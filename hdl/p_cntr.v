==> flow/design.v <==
module p_cntr (clk, rst_n, mode, imm, pc_o);
input clk;
input rst_n;
input [1:0] mode;
input [31:0] imm;
output reg [31:0] pc_o;
parameter STALL=2'b00;
parameter INCR=2'b01;
parameter BRANCH=2'b11;
parameter JALR=2'b10;
reg [31:0] pc_r;
always @(*) begin
	case (mode)
	STALL : pc_r = pc_o;
	INCR : pc_r = pc_o + 4;
	BRANCH : pc_r = pc_o + imm;
	JALR : pc_r = imm;
	endcase
end
always @(posedge clk or negedge rst_n) begin
	if (~rst_n) begin
		pc_o <= 0;
	end else begin
		pc_o <= pc_r;
	end
end
endmodule
# From RTL to reports: p_cntr
# Tool output for the design above, in the order of the flow.
# Line numbers count from 1 in the design file above.
# Operators carry their Yosys type and port widths (W data, S select, Z words).
# Library cell names are shortened.
# Not given: -
# inputs
top_module	p_cntr
clock_port	clk
cell_library	sky130hd
lib_corner	tt_025C_1v80

# After elaboration
# Source: Yosys, flattened and elaborated, memories not mapped. Widths are those after wreduce. Registers that Yosys merges into a memory's read port (data or address) are not register bits. Print and check cells do not count. Equal cells are merged and count once.
# op_classes
addsub	2
n_eq	3
n_mux	1
reduce_logical	1
# op_table
operator	count
$pmux W32 S3	1
$add A32 B3 Y32 const B	1
$add A32 B32 Y32	1
$eq A2 B2 Y1 const B	2
$eq A2 B1 Y1 const B	1
$logic_not A2 Y1	1
# word_totals
regBits	32
in_bits	36
output_inout_bits	32
word_cells	8

# Logic depth
# Longest topological path by Yosys (ltp), each cell counted once; first at word level (registers and memories cut), then after technology mapping (sequential cells cut; the memories' decode and read muxes count).
# logic_depth
depth_word	2
abc_area	0
depth_mapped	9
depth_no_buf	9

# Mapped cells and area
# Source: synth_stat.txt of the flow (Yosys; design flattened, memories mapped). It holds for the ABC_AREA given above (unset counts as 0); a run with the other value may have another netlist.
# The area totals of this step are shown rounded.
# mapped
stdcells	485
mapped_area_um2	3900
sequential_area_um2	800
ff_cells	32
buffers	23
# types
cell	count	type_area_um2
dfrtp_1	32	800.768
ha_1	32	400.384
a21oi_1	47	235.226
xnor2_1	21	183.926
mux2i_1	18	180.173
xor2_1	18	157.651
a21o_1	20	150.144
nand2_1	40	150.144
nor2_1	35	131.376
o21ai_0	26	130.125
nand3_1	24	120.115
and3_1	17	106.352
nand4_1	15	93.84
clkbuf_1	19	71.318
nor3_1	11	55.053
a211oi_1	7	52.55
and4_1	5	43.792
o221ai_1	5	43.792
# Not listed: further types 42, cells in them 93.

# Timing after synthesis
# OpenSTA on the mapped netlist: ideal clock, no wires. The path of least setup slack (recovery checks aside). Input and output delay are each 20% of the period. Register names are those of the netlist, which keeps one name where synthesis merged equal registers.
# synth_timing
path_kind	input-to-reg
start	in imm[0]
end	reg pc_o[28]
clock_period_ns	2.86
in_delay_ns	0.572
setup_time_ns	0.134
t_first_pin_ns	0.572
arrival_time_ns	2.820
required_ns	2.726
setup_slack_ns	-0.094
delay_ns	2.382
path_stages	9
synth_period_reached_ns	2.954
# "delay_ns" = arrival - input delay + setup time.
# "path_stages" counts driving pins, that of a launching flip-flop among them; a cell with two outputs on the path counts twice.
# "synth_period_reached_ns" = period - worst setup slack (recovery checks aside). The figure is calculated, with input and output delays left at 20% of the set period.
# Between the ends stands the longest chain of elaborated cells between them, by number of cells; it is not shown to be the way that was timed. Of several equally long chains one is given.
# A line is the first line of the expression or statement that the cell stems from. Yosys adds cells for indexed reads and writes and turns some case tables into memories.
# synth_between
path_cell_list	ha_1 > fa_1 > a21o_1 > a2111oi_2 > nor3_1 > o31a_1 > o31ai_4 > mux2i_1 > nand4_1
elab_chain_len	2
# synth_lines
element	line	rtl
start, declared	5	input [31:0] imm;
$add A32 B32 Y32	16	BRANCH : pc_r = pc_o + imm;
$pmux W32 S3	13	case (mode)
end, assigned	22	pc_o <= 0;
end, assigned	24	pc_o <= pc_r;
end, declared	6	output reg [31:0] pc_o;

# Worst path after layout
# Path of least setup slack in the final report of flow run B (OpenROAD, finished layout, wires in). Where an end is a register, its clock arrival counts in the times.
# layout_timing
path_kind	input-to-reg
start	in imm[2]
end	reg pc_o[18]
clock_period_ns	1.93
in_delay_ns	0.39
setup_time_ns	0.12
t_first_pin_ns	0.39
arrival_time_ns	2.95
required_ns	2.09
setup_slack_ns	-0.85
path_stages	10
# Between the ends stands the longest chain of elaborated cells between them, by number of cells; it is not shown to be the way that was timed. Of several equally long chains one is given.
# layout_between
path_cell_list	clkdlybuf4s50_1 > ha_1 > a21o_1 > a2111oi_4 > buf_4 > or4_4 > o311a_4 > a21oi_4 > xor2_1 > a221o_1
elab_chain_len	2
# layout_lines
element	line	rtl
start, declared	5	input [31:0] imm;
$add A32 B32 Y32	16	BRANCH : pc_r = pc_o + imm;
$pmux W32 S3	13	case (mode)
end, assigned	22	pc_o <= 0;
end, assigned	24	pc_o <= pc_r;
end, declared	6	output reg [31:0] pc_o;

# Flow measurements of p_cntr on sky130hd: 2 stored runs with different settings, listed in no order. Input and output delays are each 20% of the period that was set; the output load is 0.01 pF.
# By "achieved_clock_period_ns" is meant the clock period of the run minus its worst setup slack. This is arithmetic on one report: input and output delays are still those of the set period (20% each).
# By "critical_path_time_ns" is meant the share of the clock period that the worst setup path is allowed (20% is reserved at inputs, 20% at outputs), minus its slack. Clock arrival times at its registers enter into it.
# "power_total_mw" is the tool's figure for a default switching activity; nothing was simulated.
# Values from the reports are rounded here.
# A setting shown as -- is not set for that run.
# A result given as -- is not shown for that run.
stored run	period_ns	CORE_UTILIZATION	SETUP_SLACK_MARGIN	PLACE_DENSITY_LB_ADDON	CELL_PAD_IN_SITES_DETAIL_PLACEMENT	ABC_AREA	GPL_TIMING_DRIVEN	CAP_MARGIN	CORE_MARGIN	SLEW_MARGIN	CORE_ASPECT_RATIO	TNS_END_PERCENT	GPL_ROUTABILITY_DRIVEN	CTS_CLUSTER_DIAMETER	MIN_ROUTING_LAYER	MAX_ROUTING_LAYER	die_area_um2	synth_chip_area_um2	power_total_mw	final_cell_area_um2	post_route_util_pct	setup_tns_ns	achieved_clock_period_ns	setup_ws_ns	critical_path_time_ns	worstPathKind
flow run A	1.91	28	0.5	0.16	2	1	0	20	2	20	--	--	--	--	--	--	--	--	--	--	--	--	--	--	--	--
flow run B	1.93	31	0.41	0.2	--	--	--	25	8	20	1.67	20	1	299	met2	met5	16000	3900	7.9	6300	52	-15	2.785	-0.85	2.40	input-to-reg
# Flow run A: unfinished; error DPL-0033 in routing
